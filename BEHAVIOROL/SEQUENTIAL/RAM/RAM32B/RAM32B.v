==> flow/design.v <==
module RAM32B(
              input clk,rst,
              input [7:0]data_in,
              input [4:0]addr,
              input wr_rd,
              output reg[7:0]data_out
              );
reg [7:0] mem[31:0];
integer i;
always @(posedge clk or negedge rst)
begin
if(!rst)
    begin
    data_out<=0;
    for(i=0;i<32;i=i+1)
       mem[i]<=0;
    end
       else
           begin
           if(wr_rd)
               mem[addr]<=data_in;
           else
               data_out<=mem[addr];
           end
end
endmodule
==> Step by step through the tools: RAM32B <==
The steps from the RTL of RAM32B to its reports follow in flow order.
Line numbers count from 1 in the design file above.
Operators: Yosys type, input widths -> output width; for muxes data width and select width s.
{ "inputs": {"top": "RAM32B", "clk_port": "clk", "cell_library": "sky130hd", "pvt_corner": "tt_025C_1v80"} }

==> Elaborated design <==
Yosys after proc, flatten, opt, wreduce and memory -nomap, before mapping. Print and check cells are not counted. Equal cells are merged and count once.
{ "bits": {"output_inout_bits": 8, "elab_cells": 98, "register_bits": 264, "input_bits": 16} }
{ "classes": {"eq_ne": 31, "n_mux": 1, "reduce_logical": 33} }
{ "ops": {"columns": ["op", "count"], "rows": [
  ["$pmux 8 s32", 1],
  ["$eq 5x5->1 const B", 16],
  ["$reduce_and 2->1", 32],
  ["$eq 5x4->1 const B", 8],
  ["$eq 5x3->1 const B", 4],
  ["$eq 5x2->1 const B", 2],
  ["$eq 5x1->1 const B", 1],
  ["$logic_not 5->1", 1]
]} }

==> Longest topological paths <==
Yosys ltp: most cells in a row. Word level: on the elaborated netlist, between registers, memories and ports. Mapped: between sequential cells and ports; inverters and the memories' decode and read muxes count.
{ "depth": {"word_depth": 2, "abc_area": 1, "mapped_depth": 13, "depth_no_buf": 11} }

==> Netlist <==
Yosys stat after the flow's synthesis: flattened, memories mapped to cells. It holds for the ABC_AREA given above (unset counts as 0); a run with the other value may have another netlist.
{ "types": {"columns": ["cell", "count", "area_total_um2"], "rows": [
  ["sky130_fd_sc_hd__dfrtp_1", 264, 6.61E+03],
  ["sky130_fd_sc_hd__nand2_1", 454, 1.7E+03],
  ["sky130_fd_sc_hd__o21ai_0", 256, 1.28E+03],
  ["sky130_fd_sc_hd__nand3_1", 188, 940.902],
  ["sky130_fd_sc_hd__nand4_1", 92, 575.552],
  ["sky130_fd_sc_hd__nor2_1", 101, 379.114],
  ["sky130_fd_sc_hd__clkbuf_1", 89, 334.07],
  ["sky130_fd_sc_hd__buf_2", 19, 95.091],
  ["sky130_fd_sc_hd__nor2_2", 14, 87.584],
  ["sky130_fd_sc_hd__inv_1", 15, 56.304],
  ["sky130_fd_sc_hd__buf_1", 8, 30.029],
  ["sky130_fd_sc_hd__o211a_1", 1, 10.01],
  ["sky130_fd_sc_hd__nand2_2", 1, 6.256],
  ["sky130_fd_sc_hd__clkbuf_2", 1, 5.005]
]} }
{ "mapped": {"seqArea_mm2": 0.0066063, "flip_flops": 264, "stdcells": 1503, "mapped_area_mm2": 0.0121116, "buf_cells": 117} }

==> Timing after synthesis <==
Source: OpenSTA report_checks on the synthesized netlist (no wires, ideal clock, input and output delay 20% of the period each), path of least setup slack; recovery checks are left aside. Register names are those of the netlist, which keeps one name where synthesis merged equal registers.
{ "synth_path": {"path_kind": "input to register", "start": "input port addr[2]", "end": "register mem[16][5]", "driving_pins": 7, "n_path_buf": 3, "setup_ns": 0.133, "path_delay_ns": 1.220, "setup_slack_ns": 0.684, "t_first_pin_ns": 0.476, "input_delay_ns": 0.476, "arrival_time_ns": 1.563, "required_ns": 2.247, "tclk_ns": 2.38, "synth_period_reached_ns": 1.696} }
"path_delay_ns" is the arrival time less input delay plus setup time.
"driving_pins" counts driving pins, that of a launching flip-flop among them; a cell with two outputs on the path counts twice.
"synth_period_reached_ns" = period - worst setup slack (recovery checks aside). The figure is calculated, with input and output delays left at 20% of the set period.
Between the ends stands the longest chain of elaborated cells between them, by number of cells; it is not shown to be the way that was timed. Of several equally long chains one is given.
Each line given opens the expression or statement behind the cell; cells for indexed reads and writes are added by Yosys, which also makes memories of some case tables.
{ "synth_via": {"path_cell_list": "sky130_fd_sc_hd__clkbuf_2 sky130_fd_sc_hd__nor2_2 sky130_fd_sc_hd__buf_2 sky130_fd_sc_hd__nand4_1 sky130_fd_sc_hd__clkbuf_1 sky130_fd_sc_hd__nand2_1 sky130_fd_sc_hd__o21ai_0", "elab_chain_len": 2, "cone_cells": 2, "classes_between": "eq/ne: 1; reduce/logical: 1"} }
{ "synth_lines": {"columns": ["item", "line_no", "rtl"], "rows": [
  ["start: declaration", 4, "input [4:0]addr,"],
  ["$eq 5x5->1", 21, "mem[addr]<=data_in;"],
  ["$reduce_and 2->1", null, null],
  ["end: assignment", 16, "mem[i]<=0;"],
  ["end: assignment", 21, null],
  ["end: declaration", 8, "reg [7:0] mem[31:0];"]
]} }

==> Worst path after layout <==
Path of least setup slack in the final report of run 1 (OpenROAD, finished layout, wires in). Where an end is a register, its clock arrival counts in the times.
{ "layout_path": {"path_kind": "input to register", "start": "input port addr[2]", "end": "register data_out[7]", "setup_ns": 0.10, "arrival_time_ns": 2.15, "input_delay_ns": 0.35, "tclk_ns": 1.73, "required_ns": 2.17, "setup_slack_ns": 0.02, "n_path_buf": 2, "driving_pins": 13, "t_first_pin_ns": 0.35} }
Between the ends stands the longest chain of elaborated cells between them, by number of cells; it is not shown to be the way that was timed. Of several equally long chains one is given.
{ "layout_via": {"path_cell_list": "sky130_fd_sc_hd__clkbuf_2 sky130_fd_sc_hd__inv_1 sky130_fd_sc_hd__nand2_2 sky130_fd_sc_hd__nor2_4 sky130_fd_sc_hd__buf_2 sky130_fd_sc_hd__nand3_1 sky130_fd_sc_hd__nand2_1 sky130_fd_sc_hd__nor2_1 sky130_fd_sc_hd__nand2_1 sky130_fd_sc_hd__nor2_1 sky130_fd_sc_hd__nand2_1 sky130_fd_sc_hd__nand2_1 sky130_fd_sc_hd__nand2_1", "elab_chain_len": 2, "cone_cells": 33, "classes_between": "eq/ne: 31; mux: 1; reduce/logical: 1"} }
{ "layout_lines": {"columns": ["item", "line_no", "rtl"], "rows": [
  ["start: declaration", 4, "input [4:0]addr,"],
  ["$eq 5x5->1", 23, "data_out<=mem[addr];"],
  ["$pmux 8 s32", 23, null],
  ["end: assignment", 14, "data_out<=0;"],
  ["end: assignment", 23, null],
  ["end: declaration", 6, "output reg[7:0]data_out"]
]} }

Design RAM32B on sky130hd. What follows are 2 stored runs of the flow, each under its own settings; their order means nothing. The constraints put input and output delay at 20% of the set period each and load the outputs with 0.01 pF.
"period_reached_ns" is the run's clock period less its worst setup slack. It is reckoned from that one timing run; input and output delays stay at 20% of the period that was set.
[
  {
    "run": "run 1",
    "settings": { "period_ns": 1.73, "CORE_UTILIZATION": 51, "PLACE_DENSITY_LB_ADDON": 0.12, "CORE_ASPECT_RATIO": 0.74, "ABC_AREA": 1, "GPL_TIMING_DRIVEN": 0, "GPL_ROUTABILITY_DRIVEN": 0, "SLEW_MARGIN": 30, "MIN_ROUTING_LAYER": "met1", "CAP_MARGIN": 20, "CORE_MARGIN": 2 },
    "results": { "util_pct": 59.6, "total_negative_slack_ns": 0.000, "yosys.chip_area_mm2": 0.0121116, "die_area_mm2": 0.0250112, "setup_ws_ns": 0.015, "period_reached_ns": 1.715, "layout_stdcell_area_mm2": 0.0138996 }
  },
  {
    "run": "run 2",
    "settings": { "period_ns": 1.31, "CAP_MARGIN": 20, "CORE_MARGIN": 2, "CORE_UTILIZATION": 40, "SLEW_MARGIN": 20 },
    "results": { "util_pct": 59.2, "total_negative_slack_ns": -20.219, "yosys.chip_area_mm2": 0.0120941, "die_area_mm2": 0.0316413, "setup_ws_ns": -0.466, "period_reached_ns": 1.776, "layout_stdcell_area_mm2": 0.0175994 }
  }
]
